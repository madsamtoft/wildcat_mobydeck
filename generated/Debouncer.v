==> flow/design.v <==
module debouncer(
    input clk,
    input I0,
    input I1,
    output reg O0,
    output reg O1
    );
    reg [4:0]cnt0, cnt1;
    reg Iv0=0,Iv1=0;
    reg out0, out1;
always@(posedge(clk))begin
    if (I0==Iv0)begin
        if (cnt0==19)O0<=I0;
        else cnt0<=cnt0+1;
      end
    else begin
        cnt0<="00000";
        Iv0<=I0;
    end
    if (I1==Iv1)begin
            if (cnt1==19)O1<=I1;
            else cnt1<=cnt1+1;
          end
        else begin
            cnt1<="00000";
            Iv1<=I1;
        end
    end
endmodule
## Tool chain data of debouncer

The steps from the RTL of debouncer to its reports follow in flow order.
Lines are those of the file above, counted from 1.
Cell names lack the library's common part.
A cell with n/a has no value.

- Top module: debouncer
- Clock: clk
- Library: sky130hd
- Library corner: tt_025C_1v80

## Word-level counts

Yosys after proc, flatten, opt, wreduce and memory -nomap, before mapping. Enables and synchronous resets that opt folds into registers are not counted as muxes. Memory bits, and registers merged into a memory's read port (data or address), are not among the register bits. Print and check cells are not counted. Equal cells are merged and count once.

- Bits in registers: 14
- Input port bits: 3
- Output and inout port bits: 2
- Cells after elaboration: 14

- Add/subtract/negate cells: 2
- Equality and inequality tests: 4
- Reduce/logical cells: 2

Operators by type and width:

| cell | count |
|---|---|
| 5-bit by 1-bit adder with 5-bit output with constant B | 2 |
| 5-bit equality test with constant B | 2 |
| 2-bit AND reduction | 2 |
| 1-bit equality test | 2 |

## Depth

Longest topological path by Yosys (ltp), each cell counted once; first at word level (registers and memories cut), then after technology mapping (sequential cells cut; the memories' decode and read muxes count).

- Word-level depth: 2
- ABC_AREA: 1
- Depth in mapped cells: 6
- Gate-level depth less buffers: 6

## Synthesis result

The flow's flattened synthesis, as Yosys stat reports it; memories are mapped. The netlist is that of the ABC_AREA named above (0 if unset); the other value can give another one.
Totals and module areas in this step are rounded.

- Cell count: 90
- Chip area (Yosys): 666 µm²
- Sequential area: 320 µm²
- Flip-flop cells: 14
- Buffers: 0

Cells by type:

| type | count | total area (µm²) |
|---|---|---|
| dfxtp_1 | 10 | 200.192 |
| edfxtp_1 | 4 | 120.115 |
| nand2_1 | 20 | 75.072 |
| inv_1 | 16 | 60.058 |
| nand3_1 | 12 | 60.058 |
| nor2_1 | 14 | 52.55 |
| ha_1 | 2 | 25.024 |
| nand2_2 | 4 | 25.024 |
| nor2_2 | 4 | 25.024 |
| nand4_1 | 2 | 12.512 |
| a21oi_1 | 2 | 10.01 |

## Path before layout

OpenSTA on the mapped netlist: ideal clock, no wires. The path of least setup slack (recovery checks aside). Input and output delay are each 20% of the period. Register names are those of the netlist, which keeps one name where synthesis merged equal registers.

- Path type: reg2reg
- Start point: register cnt0[0]
- End point: register O0
- Clock period: 2.12 ns
- Setup time: 0.298 ns
- Launch time at the first pin: 0.000 ns
- Arrival: 0.896 ns
- Required time: 1.822 ns
- Setup slack: 0.926 ns
- Delay of the path: 1.194 ns
- Stages: 6
- Buffers on the path: 0
- Synthesis period reached: 1.194 ns

"delay of the path" = arrival - input delay + setup time.
"stages" counts driving pins, that of a launching flip-flop among them; a cell with two outputs on the path counts twice.
"synthesis period reached" is the clock period less the worst setup slack; recovery checks do not enter. This is arithmetic on one report: input and output delays are still those of the set period (20% each).
The rows between start and end are the longest chain of elaborated cells between them; the timing report does not say that the signal goes this way. Where chains are equally long, one stands for them.
Each line given opens the expression or statement behind the cell; cells for indexed reads and writes are added by Yosys, which also makes memories of some case tables.

- Path through: dfxtp_1 > ha_1 > inv_1 > nor2_2 > nand2_2 > nor2_1
- Cells in the longest elaborated chain: 2
- Elaborated cells on any way between the ends: 2
- RTL lines with such cells: 1
- Those cells by class: eq/ne (1); reduce/logical (1)

RTL lines, path post-synthesis:

| item | line | source |
|---|---|---|
| start: declaration | 8 | `reg [4:0]cnt0, cnt1;` |
| start: assignment | 14 | `else cnt0<=cnt0+1;` |
| start: assignment | 17 | `cnt0<="00000";` |
| 5-bit equality test | 13 | `if (cnt0==19)O0<=I0;` |
| 2-bit AND reduction | n/a |  |
| end: assignment | 13 |  |
| end: declaration | 5 | `output reg O0,` |

## Worst path after layout

From the final timing report of run B: the path of least setup slack in the routed layout; clock arrival at registers is part of the times.

- Path type: reg2out
- Start point: register O0
- End point: output port O0
- Clock period: 1.89 ns
- Output delay: 0.38 ns
- Launch time at the first pin: 0.28 ns
- Arrival: 1.14 ns
- Required time: 1.51 ns
- Setup slack: 0.37 ns
- Stages: 2
- Buffers on the path: 1

- Path through: edfxtp_1 > clkdlybuf4s50_1
- Cells in the longest elaborated chain: 0
- Elaborated cells on any way between the ends: 0
- RTL lines with such cells: 0

RTL lines, path after layout:

| item | line | source |
|---|---|---|
| start: declaration | 5 | `output reg O0,` |
| start: assignment | 13 | `if (cnt0==19)O0<=I0;` |
| end: declaration | 5 |  |

Wiki page: debouncer / flow data

Measured data: module debouncer, platform sky130hd, 2 stored runs of the flow under differing settings, order arbitrary. Input and output delays are each 20% of the period that was set; the output load is 0.01 pF.
"reached clock period" = clock period - worst setup slack. The figure is calculated, with input and output delays left at 20% of the set period.
"time on the worst setup path": the worst setup path's part of the clock period (all of it between registers, 20% less for each end at a port) less its slack. A launch clock that arrives late makes it longer, a capture clock that arrives late makes it shorter.
By "power consumption" is meant OpenSTA's value without simulated activity: inputs other than the clock are taken to toggle once in ten clock periods, and the tool carries that through the logic.
The results are shown rounded.

### Run A

==> flow/run.sh <==
#!/bin/bash
# the make line also repeats the synthesis and layout settings of config.mk as NAME=value (left out here)
make -C /OpenROAD-flow-scripts/flow DESIGN_CONFIG=/design/flow/config.mk WORK_HOME=/design/flow/orfs CLKGATE_MAP_FILE= finish
==> flow/config.mk <==
export PLATFORM = sky130hd
export DESIGN_NAME = debouncer
export DESIGN_NICKNAME = debouncer
export VERILOG_FILES = /design/flow/design.v
export SDC_FILE = /design/flow/constraint.sdc
export NUM_CORES = 4
export LEC_CHECK = 0
export ABC_AREA = 0
export CAP_MARGIN = 20
export CELL_PAD_IN_SITES_DETAIL_PLACEMENT = 2
export CORE_ASPECT_RATIO = 1.22
export CORE_MARGIN = 4
export CORE_UTILIZATION = 51
export GPL_TIMING_DRIVEN = 0
export MAX_ROUTING_LAYER = met4
export PLACE_DENSITY_LB_ADDON = 0.15
export SLEW_MARGIN = 35
export TNS_END_PERCENT = 10
==> flow/constraint.sdc <==
create_clock -name core_clock -period 1.43 [get_ports {clk}]
set_input_delay 0.2860 -clock core_clock [delete_from_list [all_inputs] [get_ports {clk}]]
set_output_delay 0.2860 -clock core_clock [all_outputs]
set_load 0.01 [all_outputs]

Outcome of run A: incomplete, placement halted on DPL-0033

### Run B

==> flow/run.sh <==
#!/bin/bash
# the make line also repeats the synthesis and layout settings of config.mk as NAME=value (left out here)
make -C /OpenROAD-flow-scripts/flow DESIGN_CONFIG=/design/flow/config.mk WORK_HOME=/design/flow/orfs CLKGATE_MAP_FILE= finish
==> flow/config.mk <==
export PLATFORM = sky130hd
export DESIGN_NAME = debouncer
export DESIGN_NICKNAME = debouncer
export VERILOG_FILES = /design/flow/design.v
export SDC_FILE = /design/flow/constraint.sdc
export NUM_CORES = 4
export LEC_CHECK = 0
export ABC_AREA = 1
export CAP_MARGIN = 0
export CELL_PAD_IN_SITES_GLOBAL_PLACEMENT = 0
export CORE_MARGIN = 2
export CORE_UTILIZATION = 30
export CTS_CLUSTER_DIAMETER = 112
export CTS_CLUSTER_SIZE = 76
export GPL_TIMING_DRIVEN = 0
export MIN_ROUTING_LAYER = met2
export PLACE_DENSITY_LB_ADDON = 0.23
export SLEW_MARGIN = 20
==> flow/constraint.sdc <==
create_clock -name core_clock -period 1.89 [get_ports {clk}]
set_input_delay 0.3780 -clock core_clock [delete_from_list [all_inputs] [get_ports {clk}]]
set_output_delay 0.3780 -clock core_clock [all_outputs]
set_load 0.01 [all_outputs]

Results of run B:
- Power consumption: 673 uW
- Time on the worst setup path: 1.14 ns
- Worst setup path kind: reg2out
- Post-route worst hold slack: 0.485 ns
- Cell area after synthesis: 666 µm²
- Standard-cell area of the final layout: 777 µm²
- Smallest setup slack: 0.370 ns
- Area of the die: 2,610 µm²
- Utilization after routing: 36.2%
- Reached clock period: 1.520 ns
- Post-route setup TNS: 0.000 ns
